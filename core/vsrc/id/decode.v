==> flow/design.v <==
module decode (
    input wire clk_i,
    input wire rst_i,
    input wire [32-1:0] pc_i,
    input wire [32-1:0] inst_i,
    input wire [32-1:0] reg_data1_i,
    input wire [32-1:0] reg_data2_i,
    input wire [32-1:0] csr_data_i,
    input wire flush_i,
    input wire stall_i,
    output reg [4:0] rs1_addr_o,
    output reg [4:0] rs2_addr_o,
    output reg [11:0] csr_addr_o,
    output reg [32-1:0] pc_o,
    output reg [32-1:0] imm_o,
    output reg [4:0] rd_addr_o,
    output reg rd_we_o,
    output reg [2:0] opfunc3_o,
    output reg [2:0] optype_o,
    output reg shiftsel_o,
    output reg addsubsel_o,
    output reg typesel_o,
    output reg mem_re_o,
    output reg mem_we_o,
    output reg csr_we_o,
    output reg system_ret_o,
    output reg [32-1:0] exception_o,
    output reg [32-1:0] exceptionpc_o,
    output reg ctx_o,    
    output reg [32-1:0] rs1_o,
    output reg [32-1:0] rs2_o,
    output reg [4:0] fwd_raddr1_o,
    output reg [4:0] fwd_raddr2_o,
    output reg [11:0] fwd_csr_addr_o,
    output reg [32-1:0] fwd_csr_data_o,
    output reg loaduse_hazard_o
);
wire [32-1:0] rv32inst = inst_i;
wire [6:0] opcode = rv32inst[6:0];
wire [2:0] opfunc3 = (LUItype|AUPICtype)? 3'b000:rv32inst[14: 12];
wire [6:0] opfunc7 = rv32inst[32-1 : 25];
assign rs1_addr_o = rv32inst[19:15];
assign rs2_addr_o = rv32inst[24:20];
assign csr_addr_o = rv32inst[31:20];
wire [4:0] rd_addr = rv32inst[11:7];
reg [2:0] optype;
wire mem_re,mem_we;
assign mem_re = Ltype ;
assign mem_we = Stype ;
wire reg_we;
assign reg_we = Itype | Rtype | Ltype | LUItype | AUPICtype | JALtype | JALRtype | Mtype | CSRtype | CTXtype;
wire csr_we;
assign csr_we = CSRtype;
wire [32-1:0] immI,immL,immS,immU,immJ,immB,immCSR;
assign immI = {{20{rv32inst[31]}}, rv32inst[31:20]};
assign immL = {{20{rv32inst[31]}}, rv32inst[31:20]};
assign immS = {{20{rv32inst[31]}}, rv32inst[31:25],rv32inst[11:7]};
assign immU = {rv32inst[31:12], 12'b0};
assign immJ = {{12{rv32inst[31]}}, rv32inst[19:12], rv32inst[20], rv32inst[30:21],1'b0};
assign immB = {{20{inst_i[31]}}, inst_i[7], inst_i[30:25], inst_i[11:8], 1'b0};
assign immCSR = {27'b0,rv32inst[19:15]};
wire Itype = (opcode == 7'b0010011);
wire Rtype = (opcode == 7'b0110011) && (opfunc7 != 7'b0000001);
wire Mtype = (opcode == 7'b0110011) && (opfunc7 == 7'b0000001);
wire Ltype = (opcode == 7'b0000011);
wire Stype = (opcode == 7'b0100011);
wire LUItype = (opcode == 7'b0110111) ;
wire AUPICtype = (opcode == 7'b0010111);
wire JALtype = (opcode == 7'b1101111);
wire JALRtype = (opcode == 7'b1100111);
wire Btype = (opcode == 7'b1100011);
wire CSRtype = (opcode == 7'b1110011) && (opfunc3 != 3'b000);
wire MRETtype = (opcode == 7'b1110011) && (opfunc3 == 3'b000) && (rv32inst[31:20] == 12'b001100000010);
wire ECALLtype = (opcode == 7'b1110011) && (opfunc3 == 3'b000) && (rv32inst[31:20] == 12'b000000000000);
wire shiftsel = (opfunc7 == 7'b0100000)? 1 : 0 ;  
wire addsubsel = (opcode == 7'b0110011) && (opfunc7 == 7'b0100000) && (opfunc3 == 3'b000);  
wire typesel = (JALtype || LUItype)?  1:0 ;  
wire raddr1_thesame = (rs1_addr_o == rd_addr_o) && (Rtype || Stype || Btype || Itype || Ltype || JALRtype || CSRtype || MRETtype || Mtype || CTXtype);
wire raddr2_thesame = (rs2_addr_o == rd_addr_o) && (Rtype || Stype || Btype || Mtype || CTXtype) ;
assign loaduse_hazard_o = (raddr1_thesame | raddr2_thesame ) && mem_re_o;
wire [32-1:0] exception;
assign exception = (ECALLtype)? 'd11:0;  
wire CTXtype = (opcode == 7'b0001011);
wire [32-1:0] imm;
assign imm = ({32{Itype}} & immI)
    |({32{Ltype}} & immL)
    |({32{Stype}} & immS)
    |({32{LUItype}} & immU)
    |({32{AUPICtype}} & immU)
    |({32{JALtype}} & immJ)
    |({32{JALRtype}} & immI)
    |({32{Btype}} & immB)
    |({32{CSRtype}} & immCSR)
        ;
always @(*) begin
    if (Rtype)
        optype = 3'b000;
    else if (Itype)
        optype = 3'b001;
    else if (Btype)
        optype = 3'b010;
    else if (Stype)
        optype = 3'b011;
    else if (LUItype | AUPICtype) 
        optype = 3'b100;
    else if (Mtype) 
        optype = 3'b101;
    else if (JALtype | JALRtype)
        optype = 3'b110;
    else 
        optype = 3'b111; 
end
always @(posedge clk_i) begin
    if(rst_i || flush_i) begin
        pc_o <= (flush_i)? pc_i:0;
        fwd_raddr1_o <= 0;
        fwd_raddr2_o <= 0;
        rs1_o <= 0;
        rs2_o <= 0;   
        rd_addr_o <= 0;
        rd_we_o <= 1;  
        imm_o <= 0;
        opfunc3_o <= 0;
        optype_o <= 1;
        shiftsel_o <= 0;
        addsubsel_o <= 0;
        typesel_o <=0;
        mem_re_o <= 0;
        mem_we_o <= 0;
        fwd_csr_addr_o <= 0;
        fwd_csr_data_o <= 0;
        csr_we_o <= 0;
        system_ret_o <= 0;
        exception_o <= 0;
        exceptionpc_o <= 0;
        ctx_o <= 0;
    end else if(stall_i)begin
        pc_o <= pc_o;
        fwd_raddr1_o <= fwd_raddr1_o;
        fwd_raddr2_o <= fwd_raddr2_o;
        rs1_o <= rs1_o;
        rs2_o <= rs2_o;   
        rd_addr_o <= rd_addr_o;
        rd_we_o <= rd_we_o;  
        imm_o <= imm_o;
        opfunc3_o <= opfunc3_o;
        optype_o <= optype_o;
        shiftsel_o <= shiftsel_o;
        addsubsel_o <= addsubsel_o;
        typesel_o <= typesel_o;
        mem_re_o <= mem_re_o;
        mem_we_o <= mem_we_o;    
        fwd_csr_addr_o <= fwd_csr_addr_o;
        fwd_csr_data_o <= fwd_csr_data_o;
        csr_we_o <= csr_we_o;
        system_ret_o <= system_ret_o;
        exception_o <= exception_o;
        exceptionpc_o <= exceptionpc_o;
        ctx_o <= ctx_o;
    end else begin
        pc_o <= pc_i;
        fwd_raddr1_o <= rs1_addr_o;
        fwd_raddr2_o <= rs2_addr_o;
        rd_addr_o <= rd_addr;
        rd_we_o <= reg_we;
        rs1_o <= reg_data1_i;
        rs2_o <= reg_data2_i;
        imm_o <= imm;
        opfunc3_o <= opfunc3;
        optype_o <= optype;
        shiftsel_o <= shiftsel; 
        addsubsel_o <= addsubsel;
        typesel_o <= typesel;
        mem_re_o <= mem_re;
        mem_we_o <= mem_we;
        fwd_csr_addr_o <= csr_addr_o;
        fwd_csr_data_o <= csr_data_i;
        csr_we_o <= csr_we; 
        system_ret_o <= MRETtype;
        exception_o <= exception;
        exceptionpc_o <= pc_i;
        ctx_o <= CTXtype;
    end
end
endmodule
## Step by step through the tools: decode

What the tools print for decode, step after step.
Line numbers count from 1 in the design file above.
Operators: Yosys type, input widths -> output width; for muxes data width and select width s.
Not given: --

| design | value |
|---|---|
| top module | decode |
| clock | clk_i |
| library | sky130hd |
| timing corner | tt_025C_1v80 |

## Word-level counts

Yosys after proc, flatten, opt, wreduce and memory -nomap, before mapping. Memory bits, and registers merged into a memory's read port (data or address), are not among the register bits. Print and check cells are not counted. Equal cells are merged and count once.

| word-level totals | value |
|---|---|
| output and inout bits | 289 |
| register bits after elaboration | 266 |
| input port bits | 164 |
| elaborated cells | 110 |

| cells by class | value |
|---|---|
| bitwise operators | 29 |
| reductions and logical operators | 27 |
| equality and inequality tests | 18 |
| muxes and demuxes | 14 |

Operator list:

| operator | number |
|---|---|
| $and 32x32->32 | 8 |
| $or 32x32->32 | 8 |
| $mux 32 | 3 |
| $and 32x5->32 | 1 |
| $eq 7x6->1 const B | 4 |
| $eq 7x7->1 const B | 4 |
| $mux 3 | 5 |
| $eq 7x5->1 const B | 2 |
| $logic_or 1x1->1 | 13 |
| $or 1x1->1 | 12 |
| $eq 12x10->1 const B | 1 |
| $logic_not 12->1 | 1 |
| $logic_and 1x1->1 | 11 |
| $eq 5x5->1 | 2 |
| $eq 7x1->1 const B | 1 |
| $ne 7x1->1 const B | 1 |
| $eq 7x2->1 const B | 1 |
| $eq 7x4->1 const B | 1 |
| $mux 4 | 1 |
| $mux 2 | 2 |
| $logic_not 3->1 | 1 |
| $reduce_bool 3->1 | 1 |
| $mux 1 | 3 |
| $ne 2x1->1 const B | 1 |

## Longest topological paths

Depth = most cells in a row (Yosys ltp): at word level without a register or memory, in the mapped netlist without a sequential cell, where the memories' decode and read muxes count.

| depth | value |
|---|---|
| word-level depth | 14 |
| ABC_AREA | 0 |
| mapped depth | 6 |
| gate-level depth less buffers | 5 |

## Netlist

Source: synth_stat.txt of the flow (Yosys; design flattened, memories mapped). It holds for the ABC_AREA given above (unset counts as 0); a run with the other value may have another netlist.
The area totals of this step are shown rounded.

| mapped netlist | value |
|---|---|
| cell count | 902 |
| mapped flip-flops | 230 |
| buffer cells | 117 |
| mapped area | 9,160 um^2 |
| area of sequential cells | 4,920 um^2 |

Cell types:

| cell | number | area in all (um^2) |
|---|---|---|
| sky130_fd_sc_hd__dfxtp_1 | 198 | 3.96E+03 |
| sky130_fd_sc_hd__mux2i_1 | 150 | 1,501.44 |
| sky130_fd_sc_hd__edfxtp_1 | 32 | 960.922 |
| sky130_fd_sc_hd__nor2_1 | 165 | 619.344 |
| sky130_fd_sc_hd__buf_4 | 58 | 435.418 |
| sky130_fd_sc_hd__a21oi_1 | 43 | 215.206 |
| sky130_fd_sc_hd__and2_1 | 32 | 200.192 |
| sky130_fd_sc_hd__o21ai_0 | 31 | 155.149 |
| sky130_fd_sc_hd__clkbuf_1 | 37 | 138.883 |
| sky130_fd_sc_hd__nand2_1 | 32 | 120.115 |
| sky130_fd_sc_hd__buf_2 | 18 | 90.086 |
| sky130_fd_sc_hd__xor2_1 | 9 | 78.826 |
| sky130_fd_sc_hd__nor4_1 | 9 | 56.304 |
| sky130_fd_sc_hd__a221oi_1 | 4 | 35.034 |
| sky130_fd_sc_hd__a22o_1 | 4 | 35.034 |
| sky130_fd_sc_hd__nand3_1 | 7 | 35.034 |
| sky130_fd_sc_hd__a211oi_1 | 4 | 30.029 |
| sky130_fd_sc_hd__nand4b_1 | 3 | 26.275 |

Other cell types: 38; their cells: 66.

## Path before layout

Source: OpenSTA report_checks on the synthesized netlist (no wires, ideal clock, input and output delay 20% of the period each), path of least setup slack; recovery checks are left aside. Register names are those of the netlist, which keeps one name where synthesis merged equal registers.

| timing after synthesis | value |
|---|---|
| path type | input to output |
| from | in inst_i[2] |
| to | out loaduse_hazard_o |
| delay of the path | 1.311 ns |
| required time | 2.232 ns |
| external input delay | 0.558 ns |
| time at the first pin | 0.558 ns |
| output delay | 0.558 ns |
| slack | 0.363 ns |
| buffers on the path | 1 |
| stages | 5 |
| period | 2.79 ns |
| arrival time | 1.869 ns |
| synthesis period reached | 2.427 ns |

"delay of the path" is the arrival time less input delay plus setup time.
At an output port there is no setup time.
"stages" counts driving pins, that of a launching flip-flop among them; a cell with two outputs on the path counts twice.
"synthesis period reached" = period - worst setup slack (recovery checks aside). The figure is calculated, with input and output delays left at 20% of the set period.
The rows between start and end are the longest chain of elaborated cells between them; the timing report does not say that the signal goes this way. Where chains are equally long, one stands for them.
A line is the first line of the expression or statement that the cell stems from. Yosys adds cells for indexed reads and writes and turns some case tables into memories.

| between the ends, after synthesis | value |
|---|---|
| path through | sky130_fd_sc_hd__clkbuf_1 -> sky130_fd_sc_hd__or4b_1 -> sky130_fd_sc_hd__a211oi_1 -> sky130_fd_sc_hd__nor2_1 -> sky130_fd_sc_hd__a22oi_1 |
| cells in the longest elaborated chain | 14 |
| elaborated cells between the ends (all ways) | 34 |
| those cells by class | eq/ne: 10; mux: 1; logic: 2; reduce/logical: 21 |

Ends and longest elaborated chain, after synthesis:

| item | line | text |
|---|---|---|
| start, declared | 5 | `input wire [32-1:0] inst_i,` |
| $eq 7x6->1 | 63 | `wire Rtype = (opcode == 7'b0110011) && (opfunc7 != 7'b0000001);` |
| $logic_and 1x1->1 | 63 |  |
| $logic_or 1x1->1 x9 | 78 | `wire raddr1_thesame = (rs1_addr_o == rd_addr_o) && (Rtype \|\| Stype \|\| Btype \|\| Itype \|\| Ltype \|\| JALRtype \|\| C ...` |
| $logic_and 1x1->1 | 78 |  |
| $or 1x1->1 | 80 | `assign loaduse_hazard_o = (raddr1_thesame \| raddr2_thesame ) && mem_re_o;` |
| $logic_and 1x1->1 | 80 |  |
| end, declared | 36 | `output reg loaduse_hazard_o` |

## Worst path after layout

From the final timing report of record 1: the path of least setup slack in the routed layout; clock arrival at registers is part of the times.

| timing post-layout | value |
|---|---|
| path type | input to output |
| from | in inst_i[27] |
| to | out loaduse_hazard_o |
| stages | 6 |
| external input delay | 0.42 ns |
| period | 2.1 ns |
| arrival time | 1.95 ns |
| slack | -0.27 ns |
| time at the first pin | 0.42 ns |
| required time | 1.68 ns |
| output delay | 0.42 ns |
| buffers on the path | 2 |

The rows between start and end are the longest chain of elaborated cells between them; the timing report does not say that the signal goes this way. Where chains are equally long, one stands for them.

| between the ends, post-layout | value |
|---|---|
| path through | sky130_fd_sc_hd__clkdlybuf4s15_2 -> sky130_fd_sc_hd__or3_4 -> sky130_fd_sc_hd__nor3_2 -> sky130_fd_sc_hd__o211ai_1 -> sky130_fd_sc_hd__a22oi_2 -> sky130_fd_sc_hd__buf_2 |
| cells in the longest elaborated chain | 14 |
| elaborated cells between the ends (all ways) | 21 |
| those cells by class | eq/ne: 3; logic: 1; reduce/logical: 17 |

Ends and longest elaborated chain, post-layout:

| item | line | text |
|---|---|---|
| start, declared | 5 | `input wire [32-1:0] inst_i,` |
| $ne 7x1->1 | 63 | `wire Rtype = (opcode == 7'b0110011) && (opfunc7 != 7'b0000001);` |
| $logic_and 1x1->1 | 63 |  |
| $logic_or 1x1->1 x9 | 78 | `wire raddr1_thesame = (rs1_addr_o == rd_addr_o) && (Rtype \|\| Stype \|\| Btype \|\| Itype \|\| Ltype \|\| JALRtype \|\| C ...` |
| $logic_and 1x1->1 | 78 |  |
| $or 1x1->1 | 80 | `assign loaduse_hazard_o = (raddr1_thesame \| raddr2_thesame ) && mem_re_o;` |
| $logic_and 1x1->1 | 80 |  |
| end, declared | 36 | `output reg loaduse_hazard_o` |

Wiki page: decode / flow data

decode through Yosys and OpenROAD on sky130hd: 2 stored runs, unordered, with their settings and measured results. The constraints put input and output delay at 20% of the set period each and load the outputs with 0.01 pF.
By "clock period reached" is meant the clock period of the run minus its worst setup slack. This is arithmetic on one report: input and output delays are still those of the set period (20% each).
By "time used up by the worst setup path" is meant the share of the clock period that the worst setup path is allowed (20% is reserved at inputs, 20% at outputs), minus its slack. Clock arrival times at its registers enter into it.
"overall power" is the tool's figure for a default switching activity; nothing was simulated.
Results are given in rounded form.
A setting shown as . is not set for that run.

| run name | period_ns | CORE_UTILIZATION | PLACE_DENSITY_LB_ADDON | CORE_ASPECT_RATIO | CELL_PAD_IN_SITES_DETAIL_PLACEMENT | GPL_TIMING_DRIVEN | GPL_ROUTABILITY_DRIVEN | CTS_CLUSTER_SIZE | CTS_CLUSTER_DIAMETER | CAP_MARGIN | SLEW_MARGIN | MAX_ROUTING_LAYER | CORE_MARGIN | PLACE_DENSITY | TNS_END_PERCENT | ABC_AREA | overall power (uW) | post-synthesis cell area (um^2) | utilization (%) | smallest hold slack (ns) | clock period reached (ns) | standard-cell area after routing (um^2) | die footprint (um^2) | time used up by the worst setup path (ns) | worst path kind | setup TNS (ns) | setup slack of the worst path (ns) |
|---|---|---|---|---|---|---|---|---|---|---|---|---|---|---|---|---|---|---|---|---|---|---|---|---|---|---|---|
| record 1 | 2.1 | 26 | 0.16 | 1.3 | 1 | 0 | 1 | 58 | 285 | 25 | 10 | met5 | 2 | . | . | . | 8,340 | 9,160 | 41.3 | 0.126 | 2.370 | 14,400 | 36,800 | 1.53 | input to output | -0.270 | -0.270 |
| record 2 | 2.39 | 24 | . | . | 0 | 1 | . | . | 362 | 20 | 30 | . | 2 | 0.83 | 60 | 0 | 9,390 | 9,160 | 40.1 | 0.247 | 2.411 | 15,100 | 39,700 | 1.46 | input to output | -0.021 | -0.021 |
